==> flow/design.v <==
module final_project(clk,a_in,sw, HEX3, HEX2, HEX1,btn2,btn1,btn0, HEX0,led);
	input clk;
	input [3:0]a_in; 
	input [5:0] sw;
	output reg [0:7]HEX3;
	output reg [0:7]HEX2;
	output reg [0:7]HEX1;
	output reg [0:7]HEX0;
	reg [7:0] num[10];
	input btn2;
	input btn1;
	input btn0;
	reg [9:0] n = 10'd10; 
	output reg[9:0] led;
	reg [3:0] i = 4'd0, j = 4'd0;
	wire[0:7]a =8'b00001001;
	wire[0:7]b =8'b00001001;
	reg c=0;
	reg c2=1;
	reg [0:7]num_of_a = 8'b0000000; 
	reg [0:7]num_of_b = 8'b0000000; 
	reg [0:7]num_of_c = 8'b0000000; 
	reg[0:7]answer0 = 8'b10011001; 
	reg[0:7]answer1 = 8'b00001101; 
	reg[0:7]answer2 = 8'b00100101; 
	reg[0:7]answer3 = 8'b10011111; 
	initial begin
		num[0]=8'b00000011; 
		num[1]=8'b10011111; 
		num[2]=8'b00100101; 
		num[3]=8'b00001101; 
		num[4]=8'b10011001; 
		num[5]=8'b01001001; 
		num[6]=8'b01000001; 
		num[7]=8'b00011011; 
		num[8]=8'b00000001; 
		num[9]=8'b00001001; 
		HEX3=8'b00000011; 
		HEX2=8'b00000011; 
		HEX1=8'b00000011; 
		HEX0=8'b00000011; 
		led=10'b1111111111;
		c<=0;
		c2=1;
	end
	always @(posedge clk) begin
		if(c2==1)begin
		if(sw[4]==1)begin  
			num[0]=8'b00000011; 
			num[1]=8'b10011111; 
			num[2]=8'b00100101; 
			num[3]=8'b00001101; 
			num[4]=8'b10011001; 
			num[5]=8'b01001001; 
			num[6]=8'b01000001; 
			num[7]=8'b00011011; 
			num[8]=8'b00000001; 
			num[9]=8'b00001001; 
			c<=0;
			c2=1;
			HEX3=8'b00000011; 
			HEX2=8'b00000011; 
			HEX1=8'b00000011; 
			HEX0=8'b00000011; 
			i = 4'd0;
			j = 4'd0;
			led[n]=0;
			if(led[0]==0)begin
			HEX3=8'b11100011; 
			HEX2=8'b00000011; 
			HEX1=8'b01001001; 
			HEX0=8'b01100001; 
			end
		end
		else begin
				if(sw[3]==1) begin
				case(a_in[3:0])
					4'b0000:HEX3=8'b00000011; 
					4'b0001:HEX3=8'b10011111; 
					4'b0010:HEX3=8'b00100101; 
					4'b0011:HEX3=8'b00001101; 
					4'b0100:HEX3=8'b10011001; 
					4'b0101:HEX3=8'b01001001; 
					4'b0110:HEX3=8'b01000001; 
					4'b0111:HEX3=8'b00011011; 
					4'b1000:HEX3=8'b00000001; 
					4'b1001:HEX3=8'b00001001; 
				endcase
			end
			if(sw[2]==1)begin
				case(a_in[3:0])
					4'b0000:HEX2=8'b00000011; 
					4'b0001:HEX2=8'b10011111; 
					4'b0010:HEX2=8'b00100101; 
					4'b0011:HEX2=8'b00001101; 
					4'b0100:HEX2=8'b10011001; 
					4'b0101:HEX2=8'b01001001; 
					4'b0110:HEX2=8'b01000001; 
					4'b0111:HEX2=8'b00011011; 
					4'b1000:HEX2=8'b00000001; 
					4'b1001:HEX2=8'b00001001; 
					default:HEX2=8'b0000000;
				endcase
			end
			if(sw[1]==1)begin
				case(a_in[3:0])
					4'b0000:HEX1=8'b00000011; 
					4'b0001:HEX1=8'b10011111; 
					4'b0010:HEX1=8'b00100101; 
					4'b0011:HEX1=8'b00001101; 
					4'b0100:HEX1=8'b10011001; 
					4'b0101:HEX1=8'b01001001; 
					4'b0110:HEX1=8'b01000001; 
					4'b0111:HEX1=8'b00011011; 
					4'b1000:HEX1=8'b00000001; 
					4'b1001:HEX1=8'b00001001; 
					default:HEX1=8'b0000000;
				endcase
			end
			if(sw[0]==1)begin
				case(a_in[3:0])
					4'b0000:HEX0=8'b00000011; 
					4'b0001:HEX0=8'b10011111; 
					4'b0010:HEX0=8'b00100101; 
					4'b0011:HEX0=8'b00001101; 
					4'b0100:HEX0=8'b10011001; 
					4'b0101:HEX0=8'b01001001; 
					4'b0110:HEX0=8'b01000001; 
					4'b0111:HEX0=8'b00011011; 
					4'b1000:HEX0=8'b00000001; 
					4'b1001:HEX0=8'b00001001; 
					default:HEX0=8'b0000000;
				endcase
			end
		end
		if(sw[5]==1 &&  HEX3==answer3 && c==0)begin	 
			j = j + 4'd1;
		end
		else if(sw[5]==1 && ((HEX3==answer0) || (HEX3==answer1) || (HEX3==answer2))  && c==0 &&((HEX2!=answer2)&&(HEX1!=answer1)&&(HEX0!=answer0)))begin 
			i = i + 4'd1;
		end
		if(sw[5]==1 && HEX2==answer2 && c==0)begin
			j = j + 4'd1;
		end
		else if( sw[5]==1 && ((HEX2==answer0) || (HEX2==answer1) || (HEX2==answer3) )&& c==0&&((HEX3!=answer3)&&(HEX1!=answer1)&&(HEX0!=answer0)))begin 
			i = i + 4'd1;
		end
		if(sw[5]==1 && HEX1==answer1 && c==0)begin
			j = j + 4'd1;
		end
		else if(sw[5]==1 &&  ((HEX1==answer0) || (HEX1==answer2) || (HEX1==answer3) )&& c==0 &&((HEX2!=answer2)&&(HEX3!=answer3)&&(HEX0!=answer0)) )begin 
			i = i + 4'd1;
		end
		if(sw[5]==1 && HEX0==answer0 && c==0)begin
			j = j + 4'd1;
		end
		else if(sw[5]==1 && ((HEX0==answer1) || (HEX0==answer2) || (HEX0==answer3)) && c==0 &&((HEX2!=answer2)&&(HEX1!=answer1)&&(HEX3!=answer3)))begin 
			i = i + 4'd1;
		end
		if(sw[5]==1 && c==0 && j==4)begin
			HEX3 <= 8'b01000001; 
			HEX2 <= 8'b11000101; 
			HEX1 <= 8'b11000101; 
			HEX0 <= 8'b10000101; 
		end
		else if(sw[5]==1 &&  c==0)begin 
			HEX3 = num[j];
			HEX2<= 8'b00010001; 
			HEX1= num[i];
			HEX0<= 8'b00000001; 
			c<=1;
			n=n-10'd1; 
			end
		end
	end
endmodule
# Step by step through the tools: final_project
# The steps from the RTL of final_project to its reports follow in flow order.
# Line numbers count from 1 in the design file above.
# Cell names lack the library's common part.
# Not given: n/a
# setup
design,final_project
clock,clk
cell_library,sky130hd
lib_corner,tt_025C_1v80

# Elaborated design
# Counts by Yosys on the flattened word-level netlist (proc, flatten, opt, wreduce). Print and check cells are left out.
# Yosys's memory passes give these memory sizes; they may raise the number of words (mostly to a power of two), join words into wider ones and drop unused or constant bits.
# classes
n_logic,5
add_sub_neg,10
reduce_logical,43
n_mux,59
eq_ne,47
shift,2
# ops
cell,n
parallel mux 8 bit (select 10 bit),3
2-to-1 mux 8 bit,27
2-to-1 mux 4 bit,24
== test 8 bit (second input constant),8
== test 4 x 3 -> 1 bit (second input constant),12
adder 4 x 1 -> 4 bit (second input constant),8
== test 8 x 4 -> 1 bit (second input constant),4
== test 8 x 6 -> 1 bit (second input constant),4
logical AND 1 bit,29
== test 4 x 2 -> 1 bit (second input constant),6
== test 4 bit (second input constant),6
variable shift 1 x 11 -> 10 bit (first input constant),2
!= test 8 bit (second input constant),2
2-to-1 mux 7 bit,2
== test 4 x 1 -> 1 bit (second input constant),3
zero test 4 bit,3
negation 10 -> 11 bit,1
subtractor 10 x 1 -> 10 bit (second input constant),1
bitwise AND 10 bit,1
OR 10 bit,1
NOT 10 bit,1
logical OR 1 bit,8
!= test 8 x 4 -> 1 bit (second input constant),1
!= test 8 x 6 -> 1 bit (second input constant),1
AND reduction 3 bit,1
2-to-1 mux 1 bit,3
NOT 1 bit,2
AND reduction 2 bit,1
OR reduction 2 bit,1
# bits
n_memories,3
regBits,142
out_inout_bits,42
inputBits,14
rom_bits,384
# memory_table
name,size,word_bits,rd,write_ports,line_no,text
(name not given),16,8,1,0,91,case(a_in[3:0])
(name not given),16,8,1,0,106,case(a_in[3:0])
(name not given),16,8,1,0,121,case(a_in[3:0])

# Longest topological paths
# Depth = most cells in a row (Yosys ltp): at word level without a register or memory, in the mapped netlist without a sequential cell, where the memories' decode and read muxes count.
# depth
ltp_word,32
abc_area,0
mapped_depth,27
depth_no_buf,25

# Synthesis result
# The flow's flattened synthesis, as Yosys stat reports it; memories are mapped. The netlist is that of the ABC_AREA named above (0 if unset); the other value can give another one.
# The area totals of this step are shown rounded.
# by_type
cell,n
dfxtp_1,121
edfxtp_1,20
nor2b_1,60
nor2_1,79
nand2_1,72
mux2i_1,22
a21oi_1,42
o21ai_0,39
xnor2_1,19
ha_1,13
inv_1,43
nand2b_1,20
nor3_1,25
or2_2,19
mux2_2,10
clkbuf_1,29
xor2_1,11
a31oi_1,14
# Not listed: further types 84, cells in them 284.
# synth_totals
mapped_cells,942
flip_flops,141
synth_area_um2,8130

# Worst setup path after synthesis
# Path of least setup slack by OpenSTA after synthesis, without wires, with an ideal clock, recovery checks aside; 20% of the period is set as input and as output delay. Where synthesis merged equal registers, the netlist keeps one of their names.
# synth_timing
path_kind,input to register
start,in a_in[0]
end,reg HEX1[5]
setup_time_ns,0.130
t_required_ns,7.530
path_delay_ns,5.264
in_delay_ns,1.532
setup_slack_ns,0.864
stages,24
period_ns,7.66
arrival_time_ns,6.666
path_buffers,2
synth_period_reached_ns,6.796
# "path_delay_ns" is the arrival time less input delay plus setup time.
# "stages" counts driving pins, that of a launching flip-flop among them; a cell with two outputs on the path counts twice.
# "synth_period_reached_ns" is the clock period less the worst setup slack; recovery checks do not enter. This is arithmetic on one report: input and output delays are still those of the set period (20% each).
# Between the ends stands the longest chain of elaborated cells between them, by number of cells; it is not shown to be the way that was timed. Of several equally long chains one is given.
# A line is the first line of the expression or statement that the cell stems from. Yosys adds cells for indexed reads and writes and turns some case tables into memories.
# A register here has more assigning lines than the two given.
# synth_via
cell_sequence,inv_1 -> ha_1 -> buf_2 -> nor4b_2 -> a21oi_1 -> or4_4 -> o41a_1 -> o211ai_2 -> xor2_1 -> or3_1 -> and2_4 -> inv_2 -> ha_1 -> nor4b_1 -> xnor3_1 -> xnor2_1 -> or2_1 -> or4_4 -> and2_1 -> buf_6 -> clkinv_2 -> mux2_2 -> a22oi_1 -> a32oi_1
elab_chain_len,29
cells_between,121
classes_between,add/sub (6); eq/ne (39); mux (35); reduce/logical (38); memory (3)
# synth_rtl
item,line_no,text
from (decl),3,input [3:0]a_in;
== test 4 bit,77,case(a_in[3:0])
parallel mux 8 bit (select 10 bit),77,
2-to-1 mux 8 bit,76,if(sw[3]==1) begin
2-to-1 mux 8 bit,48,if(sw[4]==1)begin
2-to-1 mux 8 bit,47,if(c2==1)begin
== test 8 bit,139,else if(sw[5]==1 && ((HEX3==answer0) || (HEX3==answer1) || (HEX3==answer2)) && c==0 &&((HEX2!=answer2)&&(HEX1! ...
logical OR 1 bit x2,139,
(+14 left out),n/a,
adder 4 x 1 -> 4 bit,158,i = i + 4'd1;
2-to-1 mux 4 bit,157,else if(sw[5]==1 && ((HEX0==answer1) || (HEX0==answer2) || (HEX0==answer3)) && c==0 &&((HEX2!=answer2)&&(HEX1! ...
2-to-1 mux 4 bit,154,if(sw[5]==1 && HEX0==answer0 && c==0)begin
2-to-1 mux 4 bit,47,
== test 4 bit,169,HEX1= num[i];
parallel mux 8 bit (select 10 bit),169,
2-to-1 mux 8 bit,166,else if(sw[5]==1 && c==0)begin
to (assign),163,HEX1 <= 8'b11000101;
to (assign),169,
to (decl),7,output reg [0:7]HEX1;

# Path in the finished layout
# From the final timing report of flow run 2: the path of least setup slack in the routed layout; clock arrival at registers is part of the times.
# layout_timing
path_kind,input to register
start,in a_in[1]
end,reg HEX3[0]
setup_slack_ns,0.31
arrival_time_ns,7.04
setup_time_ns,0.12
t_required_ns,7.35
period_ns,7.03
path_buffers,6
stages,28
in_delay_ns,1.41
# Between the ends stands the longest chain of elaborated cells between them, by number of cells; it is not shown to be the way that was timed. Of several equally long chains one is given.
# A register here has more assigning lines than the two given.
# layout_via
cell_sequence,clkdlybuf4s50_1 -> buf_4 -> ha_1 -> buf_4 -> nand2b_1 -> nor3b_2 -> buf_4 -> mux2i_1 -> or3_4 -> nor3_4 -> xnor2_1 -> inv_1 -> ha_1 -> nor2b_1 -> a31oi_2 -> ha_1 -> nand2_1 -> xor2_1 -> xnor2_1 -> and4bb_1 -> xnor2_1 -> xnor2_2 -> nor2_1 -> buf_4 -> buf_4 -> a21oi_1 -> o2111ai_1 -> o31a_1
elab_chain_len,22
cells_between,62
classes_between,add/sub (3); eq/ne (22); mux (23); reduce/logical (11); memory (3)
# layout_rtl
item,line_no,text
from (decl),3,input [3:0]a_in;
== test 4 bit,77,case(a_in[3:0])
parallel mux 8 bit (select 10 bit),77,
2-to-1 mux 8 bit,76,if(sw[3]==1) begin
2-to-1 mux 8 bit,48,if(sw[4]==1)begin
2-to-1 mux 8 bit,47,if(c2==1)begin
== test 8 bit,136,if(sw[5]==1 && HEX3==answer3 && c==0)begin
logical AND 1 bit x2,136,
(+7 left out),n/a,
2-to-1 mux 4 bit,47,
adder 4 x 1 -> 4 bit,155,j = j + 4'd1;
2-to-1 mux 4 bit,154,if(sw[5]==1 && HEX0==answer0 && c==0)begin
2-to-1 mux 4 bit,47,
== test 4 bit,167,HEX3 = num[j];
parallel mux 8 bit (select 10 bit),167,
2-to-1 mux 8 bit,166,else if(sw[5]==1 && c==0)begin
to (assign),161,HEX3 <= 8'b01000001;
to (assign),167,
to (decl),5,output reg [0:7]HEX3;

Stored flow runs of final_project (2 of them; Yosys, OpenROAD, sky130hd). They differ in their settings and are not a sequence. Constraints: input delay and output delay 20% of the set period each, output load 0.01 pF.
"period_less_ws_ns" is the run's clock period less its worst setup slack. It is reckoned from that one timing run; input and output delays stay at 20% of the period that was set.
"worst_path_time_ns" = time allowed to the worst setup path (clock period - input delay - output delay, where it has them) - its slack; a late launch clock adds to it, a late capture clock takes from it.
"power_w" is the tool's figure for a default switching activity; nothing was simulated.
The results are shown rounded.

Flow run 1, flow files:
==> flow/run.sh <==
#!/bin/bash
# the make line also repeats the synthesis and layout settings of config.mk as NAME=value (left out here)
make -C /OpenROAD-flow-scripts/flow DESIGN_CONFIG=/design/flow/config.mk WORK_HOME=/design/flow/orfs CLKGATE_MAP_FILE= finish
==> flow/config.mk <==
export PLATFORM = sky130hd
export DESIGN_NAME = final_project
export DESIGN_NICKNAME = final_project
export VERILOG_FILES = /design/flow/design.v
export SDC_FILE = /design/flow/constraint.sdc
export NUM_CORES = 4
export LEC_CHECK = 0
export ABC_AREA = 0
export CAP_MARGIN = 20
export CELL_PAD_IN_SITES_GLOBAL_PLACEMENT = 1
export CORE_MARGIN = 2
export CORE_UTILIZATION = 64
export CTS_CLUSTER_DIAMETER = 221
export GPL_TIMING_DRIVEN = 1
export PLACE_DENSITY_LB_ADDON = 0.24
export SETUP_SLACK_MARGIN = 1.22
export SLEW_MARGIN = 20
export TNS_END_PERCENT = 10
==> flow/constraint.sdc <==
create_clock -name core_clock -period 7.65 [get_ports {clk}]
set_input_delay 1.5300 -clock core_clock [delete_from_list [all_inputs] [get_ports {clk}]]
set_output_delay 1.5300 -clock core_clock [all_outputs]
set_load 0.01 [all_outputs]

Flow run 1: not finished: placement ended with error FLW-0024

Flow run 2, flow files:
==> flow/run.sh <==
#!/bin/bash
# the make line also repeats the synthesis and layout settings of config.mk as NAME=value (left out here)
make -C /OpenROAD-flow-scripts/flow DESIGN_CONFIG=/design/flow/config.mk WORK_HOME=/design/flow/orfs CLKGATE_MAP_FILE= finish
==> flow/config.mk <==
export PLATFORM = sky130hd
export DESIGN_NAME = final_project
export DESIGN_NICKNAME = final_project
export VERILOG_FILES = /design/flow/design.v
export SDC_FILE = /design/flow/constraint.sdc
export NUM_CORES = 4
export LEC_CHECK = 0
export CAP_MARGIN = 20
export CORE_MARGIN = 2
export CORE_UTILIZATION = 62
export SLEW_MARGIN = 20
==> flow/constraint.sdc <==
create_clock -name core_clock -period 7.03 [get_ports {clk}]
set_input_delay 1.4060 -clock core_clock [delete_from_list [all_inputs] [get_ports {clk}]]
set_output_delay 1.4060 -clock core_clock [all_outputs]
set_load 0.01 [all_outputs]

==> results of flow run 2, as CSV <==
result,value
stdcell_area_um2,10700
power_w,0.00213
final_setup_tns_ns,0.000
final_hold_ws_ns,0.422
worst_path_time_ns,5.31
worst_setup_path_type,"input to register"
design_die_area_um2,14000
synth_chip_area_um2,8130
period_less_ws_ns,6.720
final_util_pct,84.0
final_setup_ws_ns,0.310
